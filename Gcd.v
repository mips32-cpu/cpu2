==> flow/design.v <==
module Dxy(  
  input         clock,  
  input  [31:0] io_in2,  
  output [31:0] io_out  
);
  reg [31:0] r;  
  reg [31:0] _RAND_0;
  assign io_out = r;  
  always @(posedge clock) begin
    r <= io_in2;
  end
endmodule
module Gcd(  
  input         clock,  
  input         reset,  
  input  [31:0] io_in1,  
  input  [31:0] io_in2,  
  input  [31:0] io_in3,  
  input  [31:0] io_in4,  
  output [31:0] io_out  
);
  wire  dxy1_clock;  
  wire [31:0] dxy1_io_in2;  
  wire [31:0] dxy1_io_out;  
  wire  dxy2_clock;  
  wire [31:0] dxy2_io_in2;  
  wire [31:0] dxy2_io_out;  
  wire  dxy3_clock;  
  wire [31:0] dxy3_io_in2;  
  wire [31:0] dxy3_io_out;  
  Dxy dxy1 (  
    .clock(dxy1_clock),
    .io_in2(dxy1_io_in2),
    .io_out(dxy1_io_out)
  );
  Dxy dxy2 (  
    .clock(dxy2_clock),
    .io_in2(dxy2_io_in2),
    .io_out(dxy2_io_out)
  );
  Dxy dxy3 (  
    .clock(dxy3_clock),
    .io_in2(dxy3_io_in2),
    .io_out(dxy3_io_out)
  );
  assign io_out = dxy3_io_out;  
  assign dxy1_clock = clock;  
  assign dxy1_io_in2 = io_in2;  
  assign dxy2_clock = clock;  
  assign dxy2_io_in2 = io_in4;  
  assign dxy3_clock = clock;  
  assign dxy3_io_in2 = dxy2_io_out;  
endmodule
Tool chain data of Gcd --
What the tools print for Gcd, step after step. Line numbers count from 1 in the design file above. Cell names lack the library's common part. The mark -- stands for no value.
Inputs: top Gcd, clock clock, library sky130hd, library corner tt_025C_1v80

Elaborated design --
Yosys after proc, flatten, opt, wreduce and memory -nomap, before mapping. Enables and synchronous resets that opt folds into registers are not counted as muxes. Memory bits, and registers merged into a memory's read port (data or address), are not among the register bits. Print and check cells are not counted. Equal cells are merged and count once.
Storage and ports: bits of input ports 130, register bits 64, word-level cells 2, output and inout bits 32

Depth --
Longest topological path by Yosys (ltp), each cell counted once; first at word level (registers and memories cut), then after technology mapping (sequential cells cut; the memories' decode and read muxes count).
Depth: depth after elaboration 0, ABC_AREA 0, gate-level depth with buffers 0

After synthesis --
The flow's flattened synthesis, as Yosys stat reports it; memories are mapped. The netlist is that of the ABC_AREA named above (0 if unset); the other value can give another one.
Cell types:
- dfxtp_1 | number 64, area in all 1.28E+03 µm²
Synthesis totals: chip area (Yosys) 1281.2 µm², standard cells after synthesis 64, buffers 0, flip-flops 64, area of sequential cells 1281.2 µm²
By module: a second synthesis without flattening, with its own total; a netlist apart from the flattened one above.
Unflattened totals: cells (unflattened synthesis) 64, area (unflattened synthesis) 1281.2 µm²
Rows give one instance, submodules left out.
Modules:
- Dxy | area 640.6 µm², cells 32, times used 2
- Gcd | area 0.0 µm², cells 0, times used 1

Worst setup path after synthesis --
OpenSTA on the mapped netlist: ideal clock, no wires. The path of least setup slack (recovery checks aside). Input and output delay are each 20% of the period. Register names are those of the netlist, which keeps one name where synthesis merged equal registers.
Timing after synthesis: kind flip-flop to output port, start point register dxy3.r[0], end point output io_out[0], external output delay 0.103 ns, stages on the path 1, data arrival time 0.331 ns, path delay 0.331 ns, clock period 0.514 ns, time at the first pin 0.000 ns, buffers on the path 0, slack 0.080 ns, synthesis period reached 0.434 ns
"path delay" = arrival - input delay + setup time. A path that ends at an output port has no setup time. "stages on the path": output pins that drive a net of the path, with the launching flip-flop's if there is one; two outputs of one cell count as two. "synthesis period reached" = period - worst setup slack (recovery checks aside). The figure is calculated, with input and output delays left at 20% of the set period.
On the way, after synthesis: path through dfxtp_1, length of the longest elaborated chain 0, elaborated cells between the ends (all ways) 0, RTL lines with such cells 0
Ends and longest elaborated chain, after synthesis:
- from (decl) | RTL line 6 | reg [31:0] r;
- from (assign) | RTL line 10 | r <= io_in2;
- to (decl) | RTL line 20 | output [31:0] io_out

Timing after layout --
Path of least setup slack in the final report of record 1 (OpenROAD, finished layout, wires in). Where an end is a register, its clock arrival counts in the times.
Timing after layout: kind flip-flop to output port, start point register dxy3.r[14], end point output io_out[14], slack -0.54 ns, external output delay 0.07 ns, time at the first pin 0.37 ns, stages on the path 2, data arrival time 0.81 ns, buffers on the path 1, clock period 0.347 ns
On the way, after layout: path through dfxtp_2 -> buf_6, length of the longest elaborated chain 0, elaborated cells between the ends (all ways) 0, RTL lines with such cells 0
Ends and longest elaborated chain, after layout:
- from (decl) | RTL line 6 | reg [31:0] r;
- from (assign) | RTL line 10 | r <= io_in2;
- to (decl) | RTL line 20 | output [31:0] io_out

Measured data: module Gcd, platform sky130hd, 2 stored runs of the flow under differing settings, order arbitrary. Input and output delays are each 20% of the period that was set; the output load is 0.01 pF.
"time used up by the worst setup path" is the time allowed to the run's worst setup path (the clock period less input and output delay, where it has them) less its slack. Clock arrival times count: a late capture clock shortens it, a late launch clock lengthens it.
"power" rests on the timing tool's default activity at the inputs, not on a simulated workload.

[record 1] flow files
==> flow/run.sh <==
#!/bin/bash
# the make line also repeats the synthesis and layout settings of config.mk as NAME=value (left out here)
make -C /OpenROAD-flow-scripts/flow DESIGN_CONFIG=/design/flow/config.mk WORK_HOME=/design/flow/orfs CLKGATE_MAP_FILE= finish
==> flow/config.mk <==
export PLATFORM = sky130hd
export DESIGN_NAME = Gcd
export DESIGN_NICKNAME = Gcd
export VERILOG_FILES = /design/flow/design.v
export SDC_FILE = /design/flow/constraint.sdc
export NUM_CORES = 4
export LEC_CHECK = 0
export CAP_MARGIN = 20
export CORE_MARGIN = 2
export CORE_UTILIZATION = 40
export SLEW_MARGIN = 20
==> flow/constraint.sdc <==
create_clock -name core_clock -period 0.347 [get_ports {clock}]
set_input_delay 0.0694 -clock core_clock [delete_from_list [all_inputs] [get_ports {clock}]]
set_output_delay 0.0694 -clock core_clock [all_outputs]
set_load 0.01 [all_outputs]

[record 1] result: Yosys chip area after synthesis 1281.2 µm²; overall die area 3671.8 µm²; post-route utilization 72.6 %; setup slack of the worst path -0.537 ns; post-route setup TNS -18.642 ns; worst hold slack in the final report 0.128 ns; power 14187 uW; time used up by the worst setup path 0.81 ns; critical path kind flip-flop to output port

[record 2] flow files
==> flow/run.sh <==
#!/bin/bash
# the make line also repeats the synthesis and layout settings of config.mk as NAME=value (left out here)
make -C /OpenROAD-flow-scripts/flow DESIGN_CONFIG=/design/flow/config.mk WORK_HOME=/design/flow/orfs CLKGATE_MAP_FILE= finish
==> flow/config.mk <==
export PLATFORM = sky130hd
export DESIGN_NAME = Gcd
export DESIGN_NICKNAME = Gcd
export VERILOG_FILES = /design/flow/design.v
export SDC_FILE = /design/flow/constraint.sdc
export NUM_CORES = 4
export LEC_CHECK = 0
export CAP_MARGIN = 20
export CELL_PAD_IN_SITES_GLOBAL_PLACEMENT = 2
export CORE_MARGIN = 3
export CORE_UTILIZATION = 59
export CTS_CLUSTER_SIZE = 90
export GPL_ROUTABILITY_DRIVEN = 0
export SLEW_MARGIN = 25
==> flow/constraint.sdc <==
create_clock -name core_clock -period 0.546 [get_ports {clock}]
set_input_delay 0.1092 -clock core_clock [delete_from_list [all_inputs] [get_ports {clock}]]
set_output_delay 0.1092 -clock core_clock [all_outputs]
set_load 0.01 [all_outputs]

[record 2] result: stopped before the end: placement reported GPL-0301
